==> flow/design.v <==
module vga_controller (
    input  wire        clk,         
    input  wire        rst_n,
    output wire [18:0] fb_rd_addr,  
    input  wire [23:0] fb_rd_data,  
    output wire        hsync,
    output wire        vsync,
    output reg  [7:0]  vga_r,
    output reg  [7:0]  vga_g,
    output reg  [7:0]  vga_b
);
wire [9:0] pixel_x;
wire [9:0] pixel_y;
wire       display_en;
wire       frame_start;
vga_timing_generator timing_gen (
    .clk         (clk),
    .rst_n       (rst_n),
    .pixel_x     (pixel_x),
    .pixel_y     (pixel_y),
    .hsync       (hsync),
    .vsync       (vsync),
    .display_en  (display_en),
    .frame_start (frame_start)
);
wire [18:0] addr_y_512 = {pixel_y, 9'b0};         
wire [18:0] addr_y_128 = {2'b0, pixel_y, 7'b0};   
wire [18:0] addr_calc  = addr_y_512 + addr_y_128 + {9'b0, pixel_x};
reg [18:0] fb_addr_reg;
always @(posedge clk or negedge rst_n) begin
    if (!rst_n) begin
        fb_addr_reg <= 19'd0;
    end else if (display_en) begin
        fb_addr_reg <= addr_calc;
    end else begin
        fb_addr_reg <= 19'd0;
    end
end
assign fb_rd_addr = fb_addr_reg;
reg [23:0] pixel_data_reg;
reg        display_en_reg;
always @(posedge clk or negedge rst_n) begin
    if (!rst_n) begin
        pixel_data_reg <= 24'd0;
        display_en_reg <= 1'b0;
    end else begin
        pixel_data_reg <= fb_rd_data;
        display_en_reg <= display_en;
    end
end
always @(posedge clk or negedge rst_n) begin
    if (!rst_n) begin
        vga_r <= 8'h00;
        vga_g <= 8'h00;
        vga_b <= 8'h00;
    end else if (display_en_reg) begin
        vga_r <= pixel_data_reg[23:16];   
        vga_g <= pixel_data_reg[15:8];    
        vga_b <= pixel_data_reg[7:0];     
    end else begin
        vga_r <= 8'h00;
        vga_g <= 8'h00;
        vga_b <= 8'h00;
    end
end
endmodule
module vga_timing_generator (
    input  wire       clk,         
    input  wire       rst_n,
    output reg [9:0]  pixel_x,     
    output reg [9:0]  pixel_y,     
    output reg        hsync,       
    output reg        vsync,       
    output reg        display_en,  
    output reg        frame_start  
);
localparam H_DISPLAY    = 640;   
localparam H_FRONT      = 16;    
localparam H_SYNC       = 96;    
localparam H_BACK       = 48;    
localparam H_TOTAL      = H_DISPLAY + H_FRONT + H_SYNC + H_BACK;  
localparam V_DISPLAY    = 480;   
localparam V_FRONT      = 10;    
localparam V_SYNC       = 2;     
localparam V_BACK       = 33;    
localparam V_TOTAL      = V_DISPLAY + V_FRONT + V_SYNC + V_BACK;  
localparam H_SYNC_POL   = 1'b0;  
localparam V_SYNC_POL   = 1'b0;  
reg [9:0] h_count;
reg [9:0] v_count;
always @(posedge clk or negedge rst_n) begin
    if (!rst_n) begin
        h_count <= 10'd0;
    end else begin
        if (h_count == H_TOTAL - 1) begin
            h_count <= 10'd0;
        end else begin
            h_count <= h_count + 10'd1;
        end
    end
end
always @(posedge clk or negedge rst_n) begin
    if (!rst_n) begin
        v_count <= 10'd0;
    end else begin
        if (h_count == H_TOTAL - 1) begin
            if (v_count == V_TOTAL - 1) begin
                v_count <= 10'd0;
            end else begin
                v_count <= v_count + 10'd1;
            end
        end
    end
end
always @(posedge clk or negedge rst_n) begin
    if (!rst_n) begin
        hsync <= ~H_SYNC_POL;
        vsync <= ~V_SYNC_POL;
    end else begin
        if (h_count >= (H_DISPLAY + H_FRONT) && 
            h_count < (H_DISPLAY + H_FRONT + H_SYNC)) begin
            hsync <= H_SYNC_POL;
        end else begin
            hsync <= ~H_SYNC_POL;
        end
        if (v_count >= (V_DISPLAY + V_FRONT) && 
            v_count < (V_DISPLAY + V_FRONT + V_SYNC)) begin
            vsync <= V_SYNC_POL;
        end else begin
            vsync <= ~V_SYNC_POL;
        end
    end
end
always @(posedge clk or negedge rst_n) begin
    if (!rst_n) begin
        display_en <= 1'b0;
    end else begin
        display_en <= (h_count < H_DISPLAY) && (v_count < V_DISPLAY);
    end
end
always @(posedge clk or negedge rst_n) begin
    if (!rst_n) begin
        pixel_x <= 10'd0;
        pixel_y <= 10'd0;
    end else begin
        if (h_count < H_DISPLAY) begin
            pixel_x <= h_count;
        end else begin
            pixel_x <= 10'd0;
        end
        if (v_count < V_DISPLAY) begin
            pixel_y <= v_count;
        end else begin
            pixel_y <= 10'd0;
        end
    end
end
always @(posedge clk or negedge rst_n) begin
    if (!rst_n) begin
        frame_start <= 1'b0;
    end else begin
        frame_start <= (h_count == 10'd0) && (v_count == 10'd0);
    end
end
endmodule
Step by step through the tools: vga_controller
What the tools print for vga_controller, step after step.
Line numbers count from 1 in the design file above.
Cell names lack the library's common part.
Not given: -
Design
  design top: vga_controller
  clock port: clk
  library: sky130hd
  corner: tt_025C_1v80

After elaboration
Source: Yosys, flattened and elaborated, memories not mapped. Widths are those after wreduce; folded enables and synchronous resets count as part of the registers. Registers that Yosys merges into a memory's read port (data or address) are not register bits. Print and check cells do not count. Equal cells are merged and count once.
Word-level totals
  bits in registers: 111
  input port bits: 26
  word-level cells: 38
Cells by class
  equality and inequality tests: 2
  multiplexer cells: 10
  reductions and logical operators: 3
  magnitude comparators: 6
  $add $sub $neg: 4
Operator list (count)
  two-way mux 10 bit: 4
  two-way mux 8 bit: 3
  adder 10 x 1 -> 10 bit (second input constant): 2
  < comparator 10 bit (second input constant): 2
  equality test 10 bit (second input constant): 2
  < comparator 10 x 9 -> 1 bit (second input constant): 2
  adder 19 x 10 -> 19 bit: 1
  adder 19 x 17 -> 19 bit: 1
  two-way mux 19 bit: 1
  greater-or-equal comparator 10 bit (second input constant): 1
  greater-or-equal comparator 10 x 9 -> 1 bit (second input constant): 1
  logical AND 1 bit: 3
  two-way mux 1 bit: 2

Depth
Yosys ltp: most cells in a row. Word level: on the elaborated netlist, between registers, memories and ports. Mapped: between sequential cells and ports; inverters and the memories' decode and read muxes count.
Logic depth
  depth in word-level cells: 3
  ABC_AREA: 0
  mapped depth: 9

Mapped cells and area
The flow's flattened synthesis, as Yosys stat reports it; memories are mapped. The netlist is that of the ABC_AREA named above (0 if unset); the other value can give another one.
Mapped netlist
  chip area (Yosys): 4320.4 µm²
  flip-flop cells: 111
  sequential part of the area: 2780.2 µm²
  cells in the netlist: 330
Cells by type (count)
  dfrtp_1: 109
  and2_1: 52
  ha_1: 24
  xnor2_1: 10
  xor2_1: 8
  o21ai_0: 12
  nor2_1: 15
  dfstp_2: 2
  inv_1: 14
  nand3_1: 9
  fa_1: 2
  nand2_1: 10
  buf_6: 3
  nor2b_1: 5
  mux2i_1: 3
  nor3b_1: 4
  and3_1: 4
  nand4_1: 4
Other cell types: 21; their cells: 40.
By module: a second synthesis without flattening, with its own total; a netlist apart from the flattened one above.
Second synthesis, totals
  cell total of the unflattened synthesis: 350
  area (unflattened synthesis): 4434.3 µm²
Each row is one instance without its submodules.
Modules
  vga_controller: times used 1, cells 183, area 2561.2 µm², seq. area 1701.6 µm²
  vga_timing_generator: times used 1, cells 167, area 1873.0 µm², seq. area 1103.6 µm²

Timing after synthesis
OpenSTA on the mapped netlist: ideal clock, no wires. The path of least setup slack (recovery checks aside). Input and output delay are each 20% of the period. Register names are those of the netlist, which keeps one name where synthesis merged equal registers.
Path post-synthesis
  path kind: reg2reg
  from: register timing_gen.pixel_x[9]
  to: register fb_addr_reg[17]
  clock period: 4.73 ns
  arrival: 2.149 ns
  launch time at the first pin: 0.000 ns
  path slack: 2.462 ns
  stages on the path: 10
  data required time: 4.611 ns
  delay of the path: 2.268 ns
  setup time: 0.119 ns
  buffers on the path: 0
  period reached after synthesis: 2.268 ns
"delay of the path" is the arrival time less input delay plus setup time.
"stages on the path" counts driving pins, that of a launching flip-flop among them; a cell with two outputs on the path counts twice.
"period reached after synthesis" is the clock period less the worst setup slack; recovery checks do not enter. This is arithmetic on one report: input and output delays are still those of the set period (20% each).
The rows between start and end are the longest chain of elaborated cells between them; the timing report does not say that the signal goes this way. Where chains are equally long, one stands for them.
Each line given opens the expression or statement behind the cell; cells for indexed reads and writes are added by Yosys, which also makes memories of some case tables.
At most two assigning lines are given for a register; there are more.
Between the ends, post-synthesis
  cells stage by stage: dfrtp_1 -> inv_1 -> fa_1 -> inv_1 -> ha_1 -> a211oi_1 -> o21bai_1 -> a221oi_1 -> xnor2_1 -> and2_1
  cells in the longest elaborated chain: 2
RTL lines, path post-synthesis
  start: declaration: line 70  | output reg [9:0]  pixel_x,
  start: assignment: line 143  | pixel_x <= 10'd0;
  start: assignment: line 147  | pixel_x <= h_count;
  adder 19 x 10 -> 19 bit: line 28  | wire [18:0] addr_calc  = addr_y_512 + addr_y_128 + {9'b0, pixel_x};
  two-way mux 19 bit: line 33  | end else if (display_en) begin
  end: assignment: line 32  | fb_addr_reg <= 19'd0;
  end: assignment: line 34  | fb_addr_reg <= addr_calc;
  end: declaration: line 29  | reg [18:0] fb_addr_reg;

Worst path after layout
From the final timing report of flow run 1: the path of least setup slack in the routed layout; clock arrival at registers is part of the times.
Path after layout
  path kind: reg2reg
  from: register timing_gen.pixel_y[0]
  to: register fb_addr_reg[17]
  setup time: 0.10 ns
  stages on the path: 10
  arrival: 2.75 ns
  clock period: 2.68 ns
  data required time: 2.93 ns
  buffers on the path: 0
  launch time at the first pin: 0.36 ns
  path slack: 0.18 ns
The rows between start and end are the longest chain of elaborated cells between them; the timing report does not say that the signal goes this way. Where chains are equally long, one stands for them.
At most two assigning lines are given for a register; there are more.
Between the ends, after layout
  cells stage by stage: dfrtp_1 -> inv_1 -> fa_1 -> inv_1 -> ha_1 -> a211oi_1 -> o21bai_1 -> a221oi_1 -> xnor2_1 -> and2_1
  cells in the longest elaborated chain: 3
RTL lines, path after layout
  start: declaration: line 71  | output reg [9:0]  pixel_y,
  start: assignment: line 144  | pixel_y <= 10'd0;
  start: assignment: line 152  | pixel_y <= v_count;
  adder 19 x 17 -> 19 bit: line 28  | wire [18:0] addr_calc  = addr_y_512 + addr_y_128 + {9'b0, pixel_x};
  adder 19 x 10 -> 19 bit: line 28
  two-way mux 19 bit: line 33  | end else if (display_en) begin
  end: assignment: line 32  | fb_addr_reg <= 19'd0;
  end: assignment: line 34  | fb_addr_reg <= addr_calc;
  end: declaration: line 29  | reg [18:0] fb_addr_reg;

==> runs of vga_controller <==
Design vga_controller on sky130hd. What follows are 2 stored runs of the flow, each under its own settings; their order means nothing. The constraints put input and output delay at 20% of the set period each and load the outputs with 0.01 pF.
"achieved clock period" = clock period - worst setup slack. The figure is calculated, with input and output delays left at 20% of the set period.
"worst setup path time": the worst setup path's part of the clock period (all of it between registers, 20% less for each end at a port) less its slack. A launch clock that arrives late makes it longer, a capture clock that arrives late makes it shorter.
"power": no workload was simulated; the value follows from the tool's default switching activity.

Flow run 1
==> flow/run.sh <==
#!/bin/bash
# the make line also repeats the synthesis and layout settings of config.mk as NAME=value (left out here)
make -C /OpenROAD-flow-scripts/flow DESIGN_CONFIG=/design/flow/config.mk WORK_HOME=/design/flow/orfs CLKGATE_MAP_FILE= finish
==> flow/config.mk <==
export PLATFORM = sky130hd
export DESIGN_NAME = vga_controller
export DESIGN_NICKNAME = vga_controller
export VERILOG_FILES = /design/flow/design.v
export SDC_FILE = /design/flow/constraint.sdc
export NUM_CORES = 4
export LEC_CHECK = 0
export CAP_MARGIN = 20
export CORE_MARGIN = 2
export CORE_UTILIZATION = 64
export SLEW_MARGIN = 20
==> flow/constraint.sdc <==
create_clock -name core_clock -period 2.68 [get_ports {clk}]
set_input_delay 0.5360 -clock core_clock [delete_from_list [all_inputs] [get_ports {clk}]]
set_output_delay 0.5360 -clock core_clock [all_outputs]
set_load 0.01 [all_outputs]

==> results of flow run 1 <==
chip area after synthesis (Yosys): 4,320.4 µm²
die area: 7,423.6 µm²
utilization: 0.823
worst setup slack after layout: 0.179 ns
total negative slack: 0.000 ns
power: 2,838 uW
achieved clock period: 2.501 ns
worst setup path time: 2.50 ns
worst setup path kind: reg2reg

Flow run 2
==> flow/run.sh <==
#!/bin/bash
# the make line also repeats the synthesis and layout settings of config.mk as NAME=value (left out here)
make -C /OpenROAD-flow-scripts/flow DESIGN_CONFIG=/design/flow/config.mk WORK_HOME=/design/flow/orfs CLKGATE_MAP_FILE= finish
==> flow/config.mk <==
export PLATFORM = sky130hd
export DESIGN_NAME = vga_controller
export DESIGN_NICKNAME = vga_controller
export VERILOG_FILES = /design/flow/design.v
export SDC_FILE = /design/flow/constraint.sdc
export NUM_CORES = 4
export LEC_CHECK = 0
export ABC_AREA = 0
export CAP_MARGIN = 20
export CELL_PAD_IN_SITES_GLOBAL_PLACEMENT = 2
export CORE_ASPECT_RATIO = 0.82
export CORE_MARGIN = 2
export CORE_UTILIZATION = 49
export GPL_TIMING_DRIVEN = 1
export HOLD_SLACK_MARGIN = 0.2
export MIN_ROUTING_LAYER = met2
export PLACE_DENSITY = 0.49
export SETUP_SLACK_MARGIN = -0.37
export SLEW_MARGIN = 15
export TNS_END_PERCENT = 40
==> flow/constraint.sdc <==
create_clock -name core_clock -period 4.22 [get_ports {clk}]
set_input_delay 0.8440 -clock core_clock [delete_from_list [all_inputs] [get_ports {clk}]]
set_output_delay 0.8440 -clock core_clock [all_outputs]
set_load 0.01 [all_outputs]

==> results of flow run 2 <==
chip area after synthesis (Yosys): 4,320.4 µm²
die area: 9,588.1 µm²
utilization: 0.634
worst setup slack after layout: 1.743 ns
total negative slack: 0.000 ns
power: 1,793 uW
achieved clock period: 2.477 ns
worst setup path time: 2.48 ns
worst setup path kind: reg2reg
